==> flow/design.v <==
module lmfe_med49 (
	clk,
	RST,
	SEN,
	INS,
	DEL,
	MED
);
	input  clk;  
	input  RST;  
	input  SEN;  
	input  [7:0] INS;  
	input  [7:0] DEL;  
	output [7:0] MED;  
	wire [7:0] hold00, hold01, hold02, hold03, hold04, hold05, hold06, hold07, hold08, hold09,
		hold10, hold11, hold12, hold13, hold14, hold15, hold16, hold17, hold18, hold19,
		hold20, hold21, hold22, hold23, hold24, hold25, hold26, hold27, hold28, hold29,
		hold30, hold31, hold32, hold33, hold34, hold35, hold36, hold37, hold38, hold39,
		hold40, hold41, hold42, hold43, hold44, hold45, hold46, hold47, hold48;
	wire [7:0] w_INS, w_DEL;
	assign MED = hold24;
	assign w_INS = (SEN)? 255: INS;
	assign w_DEL = (SEN)? 255: DEL;
	COMPARE C00 (.clk(clk), .RST(RST), .INS(w_INS), .DEL(w_DEL), .PRE(8'h00), .NXT(hold01), .HOLD(hold00));
	COMPARE C01 (.clk(clk), .RST(RST), .INS(w_INS), .DEL(w_DEL), .PRE(hold00), .NXT(hold02), .HOLD(hold01));
	COMPARE C02 (.clk(clk), .RST(RST), .INS(w_INS), .DEL(w_DEL), .PRE(hold01), .NXT(hold03), .HOLD(hold02));
	COMPARE C03 (.clk(clk), .RST(RST), .INS(w_INS), .DEL(w_DEL), .PRE(hold02), .NXT(hold04), .HOLD(hold03));
	COMPARE C04 (.clk(clk), .RST(RST), .INS(w_INS), .DEL(w_DEL), .PRE(hold03), .NXT(hold05), .HOLD(hold04));
	COMPARE C05 (.clk(clk), .RST(RST), .INS(w_INS), .DEL(w_DEL), .PRE(hold04), .NXT(hold06), .HOLD(hold05));
	COMPARE C06 (.clk(clk), .RST(RST), .INS(w_INS), .DEL(w_DEL), .PRE(hold05), .NXT(hold07), .HOLD(hold06));
	COMPARE C07 (.clk(clk), .RST(RST), .INS(w_INS), .DEL(w_DEL), .PRE(hold06), .NXT(hold08), .HOLD(hold07));
	COMPARE C08 (.clk(clk), .RST(RST), .INS(w_INS), .DEL(w_DEL), .PRE(hold07), .NXT(hold09), .HOLD(hold08));
	COMPARE C09 (.clk(clk), .RST(RST), .INS(w_INS), .DEL(w_DEL), .PRE(hold08), .NXT(hold10), .HOLD(hold09));
	COMPARE C10 (.clk(clk), .RST(RST), .INS(w_INS), .DEL(w_DEL), .PRE(hold09), .NXT(hold11), .HOLD(hold10));
	COMPARE C11 (.clk(clk), .RST(RST), .INS(w_INS), .DEL(w_DEL), .PRE(hold10), .NXT(hold12), .HOLD(hold11));
	COMPARE C12 (.clk(clk), .RST(RST), .INS(w_INS), .DEL(w_DEL), .PRE(hold11), .NXT(hold13), .HOLD(hold12));
	COMPARE C13 (.clk(clk), .RST(RST), .INS(w_INS), .DEL(w_DEL), .PRE(hold12), .NXT(hold14), .HOLD(hold13));
	COMPARE C14 (.clk(clk), .RST(RST), .INS(w_INS), .DEL(w_DEL), .PRE(hold13), .NXT(hold15), .HOLD(hold14));
	COMPARE C15 (.clk(clk), .RST(RST), .INS(w_INS), .DEL(w_DEL), .PRE(hold14), .NXT(hold16), .HOLD(hold15));
	COMPARE C16 (.clk(clk), .RST(RST), .INS(w_INS), .DEL(w_DEL), .PRE(hold15), .NXT(hold17), .HOLD(hold16));
	COMPARE C17 (.clk(clk), .RST(RST), .INS(w_INS), .DEL(w_DEL), .PRE(hold16), .NXT(hold18), .HOLD(hold17));
	COMPARE C18 (.clk(clk), .RST(RST), .INS(w_INS), .DEL(w_DEL), .PRE(hold17), .NXT(hold19), .HOLD(hold18));
	COMPARE C19 (.clk(clk), .RST(RST), .INS(w_INS), .DEL(w_DEL), .PRE(hold18), .NXT(hold20), .HOLD(hold19));
	COMPARE C20 (.clk(clk), .RST(RST), .INS(w_INS), .DEL(w_DEL), .PRE(hold19), .NXT(hold21), .HOLD(hold20));
	COMPARE C21 (.clk(clk), .RST(RST), .INS(w_INS), .DEL(w_DEL), .PRE(hold20), .NXT(hold22), .HOLD(hold21));
	COMPARE C22 (.clk(clk), .RST(RST), .INS(w_INS), .DEL(w_DEL), .PRE(hold21), .NXT(hold23), .HOLD(hold22));
	COMPARE C23 (.clk(clk), .RST(RST), .INS(w_INS), .DEL(w_DEL), .PRE(hold22), .NXT(hold24), .HOLD(hold23));
	COMPARE C24 (.clk(clk), .RST(RST), .INS(w_INS), .DEL(w_DEL), .PRE(hold23), .NXT(hold25), .HOLD(hold24));
	COMPARE C25 (.clk(clk), .RST(RST), .INS(w_INS), .DEL(w_DEL), .PRE(hold24), .NXT(hold26), .HOLD(hold25));
	COMPARE C26 (.clk(clk), .RST(RST), .INS(w_INS), .DEL(w_DEL), .PRE(hold25), .NXT(hold27), .HOLD(hold26));
	COMPARE C27 (.clk(clk), .RST(RST), .INS(w_INS), .DEL(w_DEL), .PRE(hold26), .NXT(hold28), .HOLD(hold27));
	COMPARE C28 (.clk(clk), .RST(RST), .INS(w_INS), .DEL(w_DEL), .PRE(hold27), .NXT(hold29), .HOLD(hold28));
	COMPARE C29 (.clk(clk), .RST(RST), .INS(w_INS), .DEL(w_DEL), .PRE(hold28), .NXT(hold30), .HOLD(hold29));
	COMPARE C30 (.clk(clk), .RST(RST), .INS(w_INS), .DEL(w_DEL), .PRE(hold29), .NXT(hold31), .HOLD(hold30));
	COMPARE C31 (.clk(clk), .RST(RST), .INS(w_INS), .DEL(w_DEL), .PRE(hold30), .NXT(hold32), .HOLD(hold31));
	COMPARE C32 (.clk(clk), .RST(RST), .INS(w_INS), .DEL(w_DEL), .PRE(hold31), .NXT(hold33), .HOLD(hold32));
	COMPARE C33 (.clk(clk), .RST(RST), .INS(w_INS), .DEL(w_DEL), .PRE(hold32), .NXT(hold34), .HOLD(hold33));
	COMPARE C34 (.clk(clk), .RST(RST), .INS(w_INS), .DEL(w_DEL), .PRE(hold33), .NXT(hold35), .HOLD(hold34));
	COMPARE C35 (.clk(clk), .RST(RST), .INS(w_INS), .DEL(w_DEL), .PRE(hold34), .NXT(hold36), .HOLD(hold35));
	COMPARE C36 (.clk(clk), .RST(RST), .INS(w_INS), .DEL(w_DEL), .PRE(hold35), .NXT(hold37), .HOLD(hold36));
	COMPARE C37 (.clk(clk), .RST(RST), .INS(w_INS), .DEL(w_DEL), .PRE(hold36), .NXT(hold38), .HOLD(hold37));
	COMPARE C38 (.clk(clk), .RST(RST), .INS(w_INS), .DEL(w_DEL), .PRE(hold37), .NXT(hold39), .HOLD(hold38));
	COMPARE C39 (.clk(clk), .RST(RST), .INS(w_INS), .DEL(w_DEL), .PRE(hold38), .NXT(hold40), .HOLD(hold39));
	COMPARE C40 (.clk(clk), .RST(RST), .INS(w_INS), .DEL(w_DEL), .PRE(hold39), .NXT(hold41), .HOLD(hold40));
	COMPARE C41 (.clk(clk), .RST(RST), .INS(w_INS), .DEL(w_DEL), .PRE(hold40), .NXT(hold42), .HOLD(hold41));
	COMPARE C42 (.clk(clk), .RST(RST), .INS(w_INS), .DEL(w_DEL), .PRE(hold41), .NXT(hold43), .HOLD(hold42));
	COMPARE C43 (.clk(clk), .RST(RST), .INS(w_INS), .DEL(w_DEL), .PRE(hold42), .NXT(hold44), .HOLD(hold43));
	COMPARE C44 (.clk(clk), .RST(RST), .INS(w_INS), .DEL(w_DEL), .PRE(hold43), .NXT(hold45), .HOLD(hold44));
	COMPARE C45 (.clk(clk), .RST(RST), .INS(w_INS), .DEL(w_DEL), .PRE(hold44), .NXT(hold46), .HOLD(hold45));
	COMPARE C46 (.clk(clk), .RST(RST), .INS(w_INS), .DEL(w_DEL), .PRE(hold45), .NXT(hold47), .HOLD(hold46));
	COMPARE C47 (.clk(clk), .RST(RST), .INS(w_INS), .DEL(w_DEL), .PRE(hold46), .NXT(hold48), .HOLD(hold47));
	COMPARE C48 (.clk(clk), .RST(RST), .INS(w_INS), .DEL(w_DEL), .PRE(hold47), .NXT(8'hff), .HOLD(hold48));
	endmodule
	module COMPARE (clk, RST, INS, DEL, PRE, NXT, HOLD);
	input clk;  
	input RST;  
	input [7:0] INS;  
	input [7:0] DEL;  
	input [7:0] PRE;  
	input [7:0] NXT;  
	output reg [7:0] HOLD;  
	reg [7:0] n_HOLD;
	always @ (posedge clk, posedge RST) begin
		if (RST) begin
			HOLD <= 8'hff;
		end else begin
			HOLD <= n_HOLD;
		end
	end
	always @ * begin
		n_HOLD = HOLD;
		if (INS<DEL) begin
			if (HOLD>INS && HOLD<=DEL && PRE>INS) begin
				n_HOLD = PRE;
			end else if (HOLD>INS && HOLD<=DEL && PRE<=INS) begin
				n_HOLD = INS;
			end
		end else if (INS>DEL) begin
			if (HOLD<INS && HOLD>=DEL && NXT<INS) begin
				n_HOLD = NXT;
			end else if (HOLD<INS && HOLD>=DEL && NXT>=INS) begin
				n_HOLD = INS;
			end
		end
	end
	endmodule
# From RTL to reports: lmfe_med49
# What the tools print for lmfe_med49, step after step.
# Lines are those of the file above, counted from 1.
# Operators carry their Yosys type and port widths (W data, S select, Z words).
# Cell names lack the library's common part.
# A cell with -- has no value.
# design
design	lmfe_med49
clk_port	clk
library	sky130hd
corner	tt_025C_1v80

# After elaboration
# Yosys after proc, flatten, opt, wreduce and memory -nomap, before mapping. Memory bits, and registers merged into a memory's read port (data or address), are not among the register bits. Print and check cells are not counted. Equal cells are merged and count once.
# op_classes
addsub	0
mul	0
n_div	0
bitwise	0
reduce_and_logical	393
cmp	298
mux	296
shift	0
eq_ne	49
# ops
operator	count
$mux W8	296
$ge A8 B8 Y1	97
$le A8 B8 Y1	97
$gt A8 B8 Y1	50
$lt A8 B8 Y1	50
$logic_and A1 B1 Y1	294
$ne A3 B3 Y1 const B	49
$reduce_and A3 Y1	49
$reduce_bool A3 Y1	49
$gt A1 B8 Y1 const A	1
$le A1 B8 Y1 const A	1
$ge A8 B8 Y1 const A	1
$lt A8 B8 Y1 const A	1
$reduce_bool A2 Y1	1
# word_totals
ram_bits	0
output_inout_bits	8
mem_bits_ro	0
word_cells	1085
reg_bits	392
n_memories	0
inputBits	19
latch_bits	0
clocked_rd_ports_x_width	0

# Longest topological paths
# Yosys ltp: most cells in a row. Word level: on the elaborated netlist, between registers, memories and ports. Mapped: between sequential cells and ports; inverters and the memories' decode and read muxes count.
# depth
depth_word	8
ABC_AREA	0
depth_mapped	23
ltp_nobuf	10

# Synthesis result
# Yosys stat after the flow's synthesis: flattened, memories mapped to cells. It holds for the ABC_AREA given above (unset counts as 0); a run with the other value may have another netlist.
# The area totals of this step are shown rounded.
# synth_totals
sequential_area_mm2	0.0103
mapped_area_mm2	0.0487
cell_count	5672
buf_cells	452
ff_cells	392
# by_type
cell	count	type_area_um2
dfstp_2	392	1.03E+04
ha_1	594	7.43E+03
mux2i_1	182	1.82E+03
a21oi_1	328	1.64E+03
a31oi_1	257	1.61E+03
mux2_2	135	1.52E+03
nor3_1	246	1.23E+03
o21ai_0	235	1.18E+03
nand2_1	288	1.08E+03
a221o_1	107	1.07E+03
o21a_1	134	1.01E+03
o211ai_1	128	960.922
clkbuf_1	255	957.168
nor2_1	243	912.125
nand3_1	164	820.787
nand4_1	124	775.744
o221ai_1	78	683.155
nor4_1	107	669.392
# Other cell types: 111; their cells: 1675.
# The figures by module come from a second, unflattened synthesis with its own total; it is not the netlist above.
# hier_totals
cells_unflattened	9084
hier_area_mm2	0.0751
# Each row is one instance without its submodules.
# modules
mod	area_mm2	instances	mod_seq_area_mm2	cells
COMPARE	0.00153	49	0.00021	185
lmfe_med49	0.000119	1	0	19

# Path before layout
# OpenSTA on the mapped netlist: ideal clock, no wires. The path of least setup slack (recovery checks aside). Input and output delay are each 20% of the period. Register names are those of the netlist, which keeps one name where synthesis merged equal registers.
# synth_timing
path_kind	input port to flip-flop
start	input SEN
end	register C38.HOLD[7]
t_first_pin_ps	1830
n_path_buf	11
t_required_ps	9073
driving_pins	18
arrival_ps	7184
delay_ps	5431
in_delay_ps	1830
slack_ps	1888
clock_period_ps	9150
setup_ps	77
synth_period_reached_ps	7262
# "delay_ps" is the arrival time less input delay plus setup time.
# "driving_pins" counts driving pins, that of a launching flip-flop among them; a cell with two outputs on the path counts twice.
# "synth_period_reached_ps" is the clock period less the worst setup slack; recovery checks do not enter. This is arithmetic on one report: input and output delays are still those of the set period (20% each).
# The rows between start and end are the longest chain of elaborated cells between them; the timing report does not say that the signal goes this way. Where chains are equally long, one stands for them.
# Each line given opens the expression or statement behind the cell; cells for indexed reads and writes are added by Yosys, which also makes memories of some case tables.
# synth_between
path_cell_list	buf_4 buf_6 buf_4 buf_2 buf_2 buf_2 nor2_1 ha_1 a211oi_1 o21bai_1 a211oi_1 buf_2 buf_2 buf_2 buf_2 clkbuf_1 o311ai_0 a31oi_1
elab_chain_len	8
cone_cells	28
cone_classes	compare (10); eq/ne (1); mux (8); reduce/logical (9)
# synth_rtl
element	line_no	text
start, declared	11	input SEN;
$mux W8	22	assign w_INS = (SEN)? 255: INS;
$lt A8 B8 Y1	101	end else if (HOLD<INS && HOLD>=DEL && NXT>=INS) begin
$logic_and A1 B1 Y1 x2	101
$mux W8	101
$mux W8	99	if (HOLD<INS && HOLD>=DEL && NXT<INS) begin
$mux W8	98	end else if (INS>DEL) begin
$mux W8	92	if (INS<DEL) begin
end, assigned	85	HOLD <= 8'hff;
end, assigned	87	HOLD <= n_HOLD;
end, declared	81	output reg [7:0] HOLD;

# Path in the finished layout
# From the final timing report of stored run 1: the path of least setup slack in the routed layout; clock arrival at registers is part of the times.
# The path's times are printed in steps of 10 ps; the period is the one set.
# layout_timing
path_kind	input port to flip-flop
start	input INS[5]
end	register C33.HOLD[6]
slack_ps	1870
arrival_ps	6380
in_delay_ps	1530
n_path_buf	4
setup_ps	60
clock_period_ps	7660
driving_pins	13
t_required_ps	8240
t_first_pin_ps	1530
# The rows between start and end are the longest chain of elaborated cells between them; the timing report does not say that the signal goes this way. Where chains are equally long, one stands for them.
# layout_between
path_cell_list	clkdlybuf4s50_1 nor2_4 buf_4 buf_4 ha_1 and3_1 a221oi_1 o31ai_1 nor2_1 buf_4 nor4_4 nor2b_1 a221o_1
elab_chain_len	8
cone_cells	25
cone_classes	compare (8); eq/ne (1); mux (7); reduce/logical (9)
# layout_rtl
element	line_no	text
start, declared	12	input [7:0] INS;
$mux W8	22	assign w_INS = (SEN)? 255: INS;
$lt A8 B8 Y1	101	end else if (HOLD<INS && HOLD>=DEL && NXT>=INS) begin
$logic_and A1 B1 Y1 x2	101
$mux W8	101
$mux W8	99	if (HOLD<INS && HOLD>=DEL && NXT<INS) begin
$mux W8	98	end else if (INS>DEL) begin
$mux W8	92	if (INS<DEL) begin
end, assigned	85	HOLD <= 8'hff;
end, assigned	87	HOLD <= n_HOLD;
end, declared	81	output reg [7:0] HOLD;

Wiki page: lmfe_med49 / flow data

Flow measurements of lmfe_med49 on sky130hd: 2 stored runs with different settings, listed in no order. Input and output delays are each 20% of the period that was set; the output load is 0.01 pF.
"period_less_ws_ps" means the clock period less the worst setup slack. The figure is calculated, with input and output delays left at 20% of the set period.
"worst_setup_path_time_ps": the worst setup path's part of the clock period (all of it between registers, 20% less for each end at a port) less its slack. A launch clock that arrives late makes it longer, a capture clock that arrives late makes it shorter.
"final_power_uw": no workload was simulated; the value follows from the tool's default switching activity.
"worst_setup_path_time_ps" is given in steps of 10 ps.
Results are given in rounded form.

Stored run 1, flow files:
==> flow/run.sh <==
#!/bin/bash
# the make line also repeats the synthesis and layout settings of config.mk as NAME=value (left out here)
make -C /OpenROAD-flow-scripts/flow DESIGN_CONFIG=/design/flow/config.mk WORK_HOME=/design/flow/orfs CLKGATE_MAP_FILE= finish
==> flow/config.mk <==
export PLATFORM = sky130hd
export DESIGN_NAME = lmfe_med49
export DESIGN_NICKNAME = lmfe_med49
export VERILOG_FILES = /design/flow/design.v
export SDC_FILE = /design/flow/constraint.sdc
export NUM_CORES = 4
export LEC_CHECK = 0
export CAP_MARGIN = 20
export CORE_MARGIN = 2
export CORE_UTILIZATION = 19
export SLEW_MARGIN = 20
==> flow/constraint.sdc <==
create_clock -name core_clock -period 7.66 [get_ports {clk}]
set_input_delay 1.5320 -clock core_clock [delete_from_list [all_inputs] [get_ports {clk}]]
set_output_delay 1.5320 -clock core_clock [all_outputs]
set_load 0.01 [all_outputs]

==> results of stored run 1, as CSV <==
result,value
period_less_ws_ps,5793
layout_utilization_pct,21.1
synth_area_mm2,0.0487
final_power_uw,17500
final_setup_ws_ps,1870
worst_setup_path_time_ps,4260
critical_path_kind,"input port to flip-flop"
final_cell_area_mm2,0.0536
tns_setup_ps,0
total_die_area_mm2,0.26
fin_hold_ws_ps,503

Stored run 2, flow files:
==> flow/run.sh <==
#!/bin/bash
# the make line also repeats the synthesis and layout settings of config.mk as NAME=value (left out here)
make -C /OpenROAD-flow-scripts/flow DESIGN_CONFIG=/design/flow/config.mk WORK_HOME=/design/flow/orfs CLKGATE_MAP_FILE= finish
==> flow/config.mk <==
export PLATFORM = sky130hd
export DESIGN_NAME = lmfe_med49
export DESIGN_NICKNAME = lmfe_med49
export VERILOG_FILES = /design/flow/design.v
export SDC_FILE = /design/flow/constraint.sdc
export NUM_CORES = 4
export LEC_CHECK = 0
export ABC_AREA = 0
export CAP_MARGIN = 10
export CELL_PAD_IN_SITES_GLOBAL_PLACEMENT = 3
export CORE_MARGIN = 5
export CORE_UTILIZATION = 42
export GPL_ROUTABILITY_DRIVEN = 1
export GPL_TIMING_DRIVEN = 0
export HOLD_SLACK_MARGIN = -0.0
export MAX_ROUTING_LAYER = met4
export MIN_ROUTING_LAYER = met1
export SETUP_SLACK_MARGIN = 1.09
export SLEW_MARGIN = 20
==> flow/constraint.sdc <==
create_clock -name core_clock -period 12.7 [get_ports {clk}]
set_input_delay 2.5400 -clock core_clock [delete_from_list [all_inputs] [get_ports {clk}]]
set_output_delay 2.5400 -clock core_clock [all_outputs]
set_load 0.01 [all_outputs]

==> results of stored run 2, as CSV <==
result,value
period_less_ws_ps,12174
layout_utilization_pct,47.9
synth_area_mm2,0.0487
final_power_uw,11900
final_setup_ws_ps,526
worst_setup_path_time_ps,9630
critical_path_kind,"input port to flip-flop"
final_cell_area_mm2,0.0554
tns_setup_ps,0
total_die_area_mm2,0.123
fin_hold_ws_ps,510
